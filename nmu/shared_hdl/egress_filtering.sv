==> flow/design.v <==
`timescale 1ns / 1ps
`default_nettype none
module egress_filtering
#(
    parameter AXIS_BUS_WIDTH = 64,
    parameter AXIS_ID_WIDTH = 4,
    parameter AXIS_DEST_WIDTH = 4,
    localparam NUM_BUS_BYTES = AXIS_BUS_WIDTH/8,
    localparam NUM_AXIS_ID = (2 ** AXIS_ID_WIDTH),
    localparam EFF_ID_WIDTH = (AXIS_ID_WIDTH < 1) ? 1 : AXIS_ID_WIDTH,
    localparam EFF_DEST_WIDTH = (AXIS_DEST_WIDTH < 1) ? 1 : AXIS_DEST_WIDTH,
    parameter LAST_BYTE = 41,
    parameter bit INCLUDE_TDEST_CALC = 1,
    parameter bit INCLUDE_CONFIG_ETYPE = 1
)
(
    input wire [AXIS_BUS_WIDTH-1:0]         axis_in_tdata,
    input wire [EFF_ID_WIDTH-1:0]           axis_in_tid,
    input wire [EFF_DEST_WIDTH-1:0]         axis_in_tdest,
    input wire [NUM_BUS_BYTES-1:0]          axis_in_tkeep,
    input wire                              axis_in_tlast,
    input wire                              axis_in_tvalid,
    output wire                             axis_in_tready,
    output wire [AXIS_BUS_WIDTH-1:0]        axis_out_tdata,
    output wire [EFF_ID_WIDTH-1:0]          axis_out_tid,
    output reg [AXIS_ID_WIDTH:0]            axis_out_tdest,
    output wire [NUM_BUS_BYTES-1:0]         axis_out_tkeep,
    output wire                             axis_out_tlast,
    output wire                             axis_out_tvalid,
    input wire                              axis_out_tready,
    input wire [NUM_AXIS_ID-1:0]            route_mask,
    input wire                              poisoned,
    input wire                              parsing_done,
    input wire                              next_is_config,
    output wire [EFF_DEST_WIDTH-1:0]        axis_out_tdest_old,
    output wire [EFF_ID_WIDTH-1:0]      egress_sel_id,
    input wire [NUM_AXIS_ID-1:0]        must_route_mask,
    input wire [NUM_AXIS_ID-1:0]        cannot_route_mask,
    input wire                          reroute_if_config,
    input wire [AXIS_ID_WIDTH:0]        reroute_dest,
    input wire  aclk,
    input wire  aresetn
);
    wire                     axis_pop_tvalid;
    wire                     axis_pop_tready;
    wire                     next_is_config_pop;
    wire                     poisoned_pop;
    wire [NUM_AXIS_ID-1:0]   route_mask_pop;
    parse_wait_buffer
    #(
        .AXIS_BUS_WIDTH     (AXIS_BUS_WIDTH),
        .SIDE_CHAN_WIDTH    (AXIS_DEST_WIDTH+AXIS_ID_WIDTH+NUM_AXIS_ID+1),
        .LAST_BYTE          (LAST_BYTE)
    )
    bufer
    (
        .axis_in_tdata      (axis_in_tdata),
        .axis_in_tkeep      (axis_in_tkeep),
        .axis_in_tlast      (axis_in_tlast),
        .axis_in_tvalid     (axis_in_tvalid),
        .axis_in_tready     (axis_in_tready),
        .chan_in_data       ({axis_in_tdest,axis_in_tid,next_is_config,route_mask}),
        .chan_in_error      (poisoned),
        .chan_in_done_opt   (parsing_done),
        .chan_in_done_req   (parsing_done), 
        .axis_out_tdata     (axis_out_tdata),
        .axis_out_tkeep     (axis_out_tkeep),
        .axis_out_tlast     (axis_out_tlast),
        .axis_out_tvalid    (axis_pop_tvalid),
        .axis_out_tready    (axis_pop_tready),
        .chan_out_data      ({axis_out_tdest_old,axis_out_tid,next_is_config_pop,route_mask_pop}),
        .chan_out_error     (poisoned_pop),
        .aclk               (aclk),
        .aresetn            (aresetn)
    );
    assign egress_sel_id = axis_out_tid;
generate if(INCLUDE_TDEST_CALC) begin : tdest
    wire [NUM_AXIS_ID-1:0]  final_mask = (route_mask_pop & ~cannot_route_mask) | must_route_mask;
    always@(*) begin
        axis_out_tdest = { 1'b1 , {AXIS_ID_WIDTH{1'b0}} };
        if(reroute_if_config && next_is_config_pop && INCLUDE_CONFIG_ETYPE) axis_out_tdest = reroute_dest;
        else begin
            for(integer i = NUM_AXIS_ID-1; i >= 0; i = i - 1)
                if(final_mask[i]) axis_out_tdest = i;
        end
    end
end else begin
    assign axis_out_tdest = { 1'b1 , {AXIS_ID_WIDTH{1'b0}} };
end
endgenerate
    wire errorful = poisoned_pop && axis_pop_tvalid;
    assign axis_pop_tready = errorful || axis_out_tready;
    assign axis_out_tvalid = !errorful && axis_pop_tvalid;
endmodule
`default_nettype wire
`timescale 1ns / 1ps
`default_nettype none
module parse_wait_buffer
#(
    parameter AXIS_BUS_WIDTH = 64,
    localparam NUM_BUS_BYTES = AXIS_BUS_WIDTH/8,
    parameter SIDE_CHAN_WIDTH = 10,
    parameter LAST_BYTE = 1522,
    localparam LAST_BEAT = (LAST_BYTE / NUM_BUS_BYTES) + ((LAST_BYTE % NUM_BUS_BYTES == 0) ? 0 : 1) + 1,
    localparam BUFFER_DEPTH_LOG2 = $clog2(LAST_BEAT),
    localparam BUFFER_DEPTH = 2 ** BUFFER_DEPTH_LOG2,
    localparam BUFFER_DEPTH_CBITS = $clog2(BUFFER_DEPTH + 1)
)
(
    input wire [AXIS_BUS_WIDTH-1:0]         axis_in_tdata,
    input wire [NUM_BUS_BYTES-1:0]          axis_in_tkeep,
    input wire                              axis_in_tlast,
    input wire                              axis_in_tvalid,
    output wire                             axis_in_tready,
    input wire [SIDE_CHAN_WIDTH-1:0]        chan_in_data,
    input wire                              chan_in_error,
    input wire                              chan_in_done_opt, 
    input wire                              chan_in_done_req, 
    output wire [AXIS_BUS_WIDTH-1:0]        axis_out_tdata,
    output wire [NUM_BUS_BYTES-1:0]         axis_out_tkeep,
    output wire                             axis_out_tlast,
    output wire                             axis_out_tvalid,
    input wire                              axis_out_tready,
    output wire [SIDE_CHAN_WIDTH-1:0]       chan_out_data,
    output wire                             chan_out_error,
    input wire  aclk,
    input wire  aresetn
);
    reg [AXIS_BUS_WIDTH-1:0]   fifo_tdata [BUFFER_DEPTH-1:0];
    reg [NUM_BUS_BYTES-1:0]    fifo_tkeep [BUFFER_DEPTH-1:0];
    reg                        fifo_tlast [BUFFER_DEPTH-1:0];
    reg [BUFFER_DEPTH_CBITS-1:0]   fifo_count;
    reg [BUFFER_DEPTH_LOG2-1:0]    fifo_rd_pointer;
    reg [BUFFER_DEPTH_LOG2-1:0]    fifo_wr_pointer;
    wire                           fifo_n_empty = (fifo_count != 0);
    wire                           fifo_n_full = (fifo_count != BUFFER_DEPTH);
    wire                           fifo_wr_en;
    wire                           fifo_rd_en;
    always@(posedge aclk) begin
        if(~aresetn) begin
            fifo_count <= 0;
            fifo_rd_pointer <= 0;
            fifo_wr_pointer <= 0;
        end
        else if(fifo_rd_en && fifo_wr_en) begin
            fifo_rd_pointer <= fifo_rd_pointer + 1;
            fifo_wr_pointer <= fifo_wr_pointer + 1;
        end
        else if(fifo_rd_en) begin
            fifo_count <= fifo_count - 1;
            fifo_rd_pointer <= fifo_rd_pointer + 1;
        end
        else if(fifo_wr_en) begin
            fifo_count <= fifo_count + 1;
            fifo_wr_pointer <= fifo_wr_pointer + 1;
        end
    end
    assign axis_out_tdata = fifo_tdata[fifo_rd_pointer];
    assign axis_out_tkeep = fifo_tkeep[fifo_rd_pointer];
    assign axis_out_tlast = fifo_tlast[fifo_rd_pointer];
    always@(posedge aclk) begin
        if(fifo_wr_en && fifo_n_full) begin
            fifo_tdata[fifo_wr_pointer] <= axis_in_tdata;
            fifo_tkeep[fifo_wr_pointer] <= axis_in_tkeep;
            fifo_tlast[fifo_wr_pointer] <= axis_in_tlast;
        end
    end
    reg [SIDE_CHAN_WIDTH-1:0]  fifo_chan_data [BUFFER_DEPTH-1:0];
    reg                        fifo_chan_error [BUFFER_DEPTH-1:0];
    wire                       eff_chan_error;
    reg [BUFFER_DEPTH_CBITS-1:0]   fifo2_count;
    reg [BUFFER_DEPTH_LOG2-1:0]    fifo2_rd_pointer;
    reg [BUFFER_DEPTH_LOG2-1:0]    fifo2_wr_pointer;
    wire                           fifo2_n_empty = (fifo2_count != 0);
    wire                           fifo2_n_full = (fifo2_count != BUFFER_DEPTH);
    wire                           fifo2_wr_en;
    wire                           fifo2_rd_en;
    always@(posedge aclk) begin
        if(~aresetn) begin
            fifo2_count <= 0;
            fifo2_rd_pointer <= 0;
            fifo2_wr_pointer <= 0;
        end
        else if(fifo2_rd_en && fifo2_wr_en) begin
            fifo2_rd_pointer <= fifo2_rd_pointer + 1;
            fifo2_wr_pointer <= fifo2_wr_pointer + 1;
        end
        else if(fifo2_rd_en) begin
            fifo2_count <= fifo2_count - 1;
            fifo2_rd_pointer <= fifo2_rd_pointer + 1;
        end
        else if(fifo2_wr_en) begin
            fifo2_count <= fifo2_count + 1;
            fifo2_wr_pointer <= fifo2_wr_pointer + 1;
        end
    end
    assign chan_out_data = fifo_chan_data[fifo2_rd_pointer];
    assign chan_out_error = fifo_chan_error[fifo2_rd_pointer];
    always@(posedge aclk) begin
        if(fifo2_wr_en && fifo2_n_full) begin
            fifo_chan_data[fifo2_wr_pointer] <= chan_in_data;
            fifo_chan_error[fifo2_wr_pointer] <= eff_chan_error;
        end
    end
    assign axis_out_tvalid = fifo2_n_empty && fifo_n_empty;
    assign fifo_rd_en = axis_out_tready && axis_out_tvalid;
    assign fifo2_rd_en = fifo_rd_en && axis_out_tlast;
    assign axis_in_tready = fifo_n_full && fifo2_n_full;
    assign fifo_wr_en = axis_in_tvalid && axis_in_tready;
    reg side_chan_done;
    always@(posedge aclk) begin
        if(~aresetn || (fifo_wr_en && axis_in_tlast) ) side_chan_done <= 0;
        else if (fifo_wr_en && chan_in_done_opt) side_chan_done <= 1;
    end
    assign fifo2_wr_en = fifo_wr_en && ((chan_in_done_opt && !side_chan_done) || (axis_in_tlast && !side_chan_done));
    assign eff_chan_error = chan_in_error || (axis_in_tlast && !side_chan_done && !chan_in_done_req);
endmodule
`default_nettype wire
# Tool chain data of egress_filtering
# What the tools print for egress_filtering, step after step.
# Line numbers count from 1 in the design file above.
# Library cell names are shortened.
# The mark -- stands for no value.
# design
top	egress_filtering
clock	aclk
cell_library	sky130hd
pvt_corner	tt_025C_1v80

# Elaborated design
# Counts by Yosys on the flattened word-level netlist (proc, flatten, opt, wreduce; memories kept). Print and check cells are left out.
# Memory sizes are those after Yosys's memory passes, which may raise the word count (mostly to a power of two), join words into wider ones and drop unused or constant bits.
# word_totals
in_bits	142
clocked_rd_ports_x_width	99
memories	5
elab_cells	117
out_inout_bits	92
register_bits	21
mem_bits_rw	792
# memory_table
name	words	width	rd	wr	line	rtl
bufer.fifo_tdata	8	64	1	1	129	reg [AXIS_BUS_WIDTH-1:0]   fifo_tdata [BUFFER_DEPTH-1:0];
bufer.fifo_chan_data	8	25	1	1	168	reg [SIDE_CHAN_WIDTH-1:0]  fifo_chan_data [BUFFER_DEPTH-1:0];
bufer.fifo_tkeep	8	8	1	1	130	reg [NUM_BUS_BYTES-1:0]    fifo_tkeep [BUFFER_DEPTH-1:0];
bufer.fifo_chan_error	8	1	1	1	169	reg                        fifo_chan_error [BUFFER_DEPTH-1:0];
bufer.fifo_tlast	8	1	1	1	131	reg                        fifo_tlast [BUFFER_DEPTH-1:0];
# op_classes
n_mux	50
n_logic	6
reduce_and_logical	37
n_eq	4
add_sub_neg	8
# ops
op	count
5-bit 2-to-1 mux	17
3-bit 2-to-1 mux	22
64-bit 2-to-1 mux	1
25-bit 2-to-1 mux	1
1-bit logical AND	18
16-bit AND	1
16-bit bitwise OR	1
16-bit NOT	1
4-bit 2-to-1 mux	4
2-bit nonzero test	6
3-bit by 1-bit adder with 3-bit output with constant B	4
2-bit AND reduction	4
4-bit by 1-bit adder with 4-bit output with constant B	2
4-bit by 1-bit subtractor with 4-bit output with constant B	2
4-bit != test with constant B	2
4-bit nonzero test	2
8-bit 2-to-1 mux	1
1-bit logical OR	4
2-bit by 1-bit != test with 1-bit output with constant B	2
1-bit 2-to-1 mux	4
1-bit NOT	3
1-bit zero test	3

# Depth
# Depth = most cells in a row (Yosys ltp): at word level without a register or memory, in the mapped netlist without a sequential cell, where the memories' decode and read muxes count.
# depth
depth_word	20
ABC_AREA	0
mapped_depth	12
mapped_depth_nobuf	10

# Netlist
# Yosys stat after the flow's synthesis: flattened, memories mapped to cells. It holds for the ABC_AREA given above (unset counts as 0); a run with the other value may have another netlist.
# Totals and module areas in this step are rounded.
# by_type
type	count	area_total_um2
edfxtp_1	792	2.38E+04
mux4_2	193	4.35E+03
mux2_2	83	934.646
dfxtp_1	27	540.518
nor2_1	43	161.405
mux2i_1	16	160.154
ha_1	12	150.144
clkbuf_1	27	101.347
a21oi_1	18	90.086
mux4_1	3	78.826
xor2_1	8	70.067
buf_1	18	67.565
inv_1	18	67.565
nand2_1	15	56.304
buf_2	11	55.053
xnor2_1	6	52.55
o21bai_1	6	45.043
nor2b_1	7	43.792
# Other cell types: 32; their cells: 75.
# synth_totals
seq_area_um2	24320
mapped_area_um2	31400
ffs	819
buf_cells	63
mapped_cells	1378
# The figures by module come from a second, unflattened synthesis with its own total; it is not the netlist above.
# hier_totals
hier_cells	1381
area_unflattened_um2	31460
# Rows give one instance, submodules left out.
# by_module
module	area_um2	n_inst	cells	seq_area_um2
parse_wait_buffer	30980	1	1305	24320
egress_filtering	481.7	1	76	0.0

# Worst setup path after synthesis
# OpenSTA on the mapped netlist: ideal clock, no wires. The path of least setup slack (recovery checks aside). Input and output delay are each 20% of the period. Register names are those of the netlist, which keeps one name where synthesis merged equal registers.
# synth_timing
path_kind	input-to-reg
from	in axis_in_tvalid
to	mem bufer.fifo_tdata[4][0]
t_first_pin_ns	2.580
path_stages	2
n_path_buf	0
slack_ns	1.890
clock_period_ns	12.9
in_delay_ns	2.580
setup_time_ns	0.709
path_delay_ns	8.430
arrival_time_ns	10.301
required_ns	12.191
synth_period_reached_ns	11.01
# "path_delay_ns" = arrival - input delay + setup time.
# "path_stages" counts driving pins, that of a launching flip-flop among them; a cell with two outputs on the path counts twice.
# "synth_period_reached_ns" = period - worst setup slack (recovery checks aside). The figure is calculated, with input and output delays left at 20% of the set period.
# Between the ends stands the longest chain of elaborated cells between them, by number of cells; it is not shown to be the way that was timed. Of several equally long chains one is given.
# A line is the first line of the expression or statement that the cell stems from. Yosys adds cells for indexed reads and writes and turns some case tables into memories.
# The path ends at the enable pin of a flip-flop; only ways to that pin are counted.
# synth_between
cell_sequence	nand3_1 nor4b_1
elab_chain_cells	3
cone_cells	4
lines_between	2
classes_between	mux: 2; reduce/logical: 2
# synth_rtl
element	line	rtl
start: declaration	22	input wire                              axis_in_tvalid,
1-bit logical AND	209	assign fifo_wr_en = axis_in_tvalid && axis_in_tready;
1-bit logical AND	162	if(fifo_wr_en && fifo_n_full) begin
3-bit 2-to-1 mux	162
end: declaration	129	reg [AXIS_BUS_WIDTH-1:0]   fifo_tdata [BUFFER_DEPTH-1:0];

# Timing after layout
# From the final timing report of flow run A: the path of least setup slack in the routed layout; clock arrival at registers is part of the times.
# layout_timing
path_kind	input-to-output
from	in cannot_route_mask[12]
to	out axis_out_tdest[2]
out_delay_ns	2.04
required_ns	8.16
path_stages	7
n_path_buf	2
clock_period_ns	10.2
slack_ns	3.27
in_delay_ns	2.04
t_first_pin_ns	2.04
arrival_time_ns	4.89
# Between the ends stands the longest chain of elaborated cells between them, by number of cells; it is not shown to be the way that was timed. Of several equally long chains one is given.
# layout_between
cell_sequence	clkdlybuf4s50_1 nor2_1 a221oi_1 nand4_1 a2111oi_0 o21ai_0 clkdlybuf4s50_1
elab_chain_cells	17
cone_cells	17
lines_between	3
classes_between	mux: 14; logic: 3
# layout_rtl
element	line	rtl
start: declaration	38	input wire [NUM_AXIS_ID-1:0]        cannot_route_mask,
16-bit NOT	78	wire [NUM_AXIS_ID-1:0]  final_mask = (route_mask_pop & ~cannot_route_mask) | must_route_mask;
16-bit AND	78
16-bit bitwise OR	78
5-bit 2-to-1 mux (13 in a row)	84	if(final_mask[i]) axis_out_tdest = i;
5-bit 2-to-1 mux	81	if(reroute_if_config && next_is_config_pop && INCLUDE_CONFIG_ETYPE) axis_out_tdest = reroute_dest;
end: declaration	26	output reg [AXIS_ID_WIDTH:0]            axis_out_tdest,

# Measured data: module egress_filtering, platform sky130hd, 2 stored runs of the flow under differing settings, order arbitrary. Input and output delays are each 20% of the period that was set; the output load is 0.01 pF.
# "worst_path_ns" means the part of the period allowed to the worst setup path (the constraints hold back 20% at inputs and 20% at outputs) less its slack; where the path has registers, the arrival times of their clocks count too.
# "power_uw" rests on the timing tool's default activity at the inputs, not on a simulated workload.
# The measured numbers are rounded.
# A setting shown as -- is not set for that run.
# Results: -- = not shown.
run	period_ns	CAP_MARGIN	CORE_MARGIN	CORE_UTILIZATION	SLEW_MARGIN	SETUP_SLACK_MARGIN	PLACE_DENSITY_LB_ADDON	CELL_PAD_IN_SITES_DETAIL_PLACEMENT	TNS_END_PERCENT	GPL_TIMING_DRIVEN	CTS_CLUSTER_SIZE	synth_area_um2	die_footprint_um2	final_cell_area_um2	fin_ws_ns	fin_tns_ns	holdWs_ns	power_uw	worst_path_ns	path_kind
flow run A	10.2	20	2	40	20	--	--	--	--	--	--	31400	80750	37890	3.267	0.000	0.488	8570	2.85	input-to-output
flow run B	7.81	20	2	71	40	2.0	0.24	1	10	0	25	--	--	--	--	--	--	--	--	--
# Flow run B: incomplete, placement halted on DPL-0033
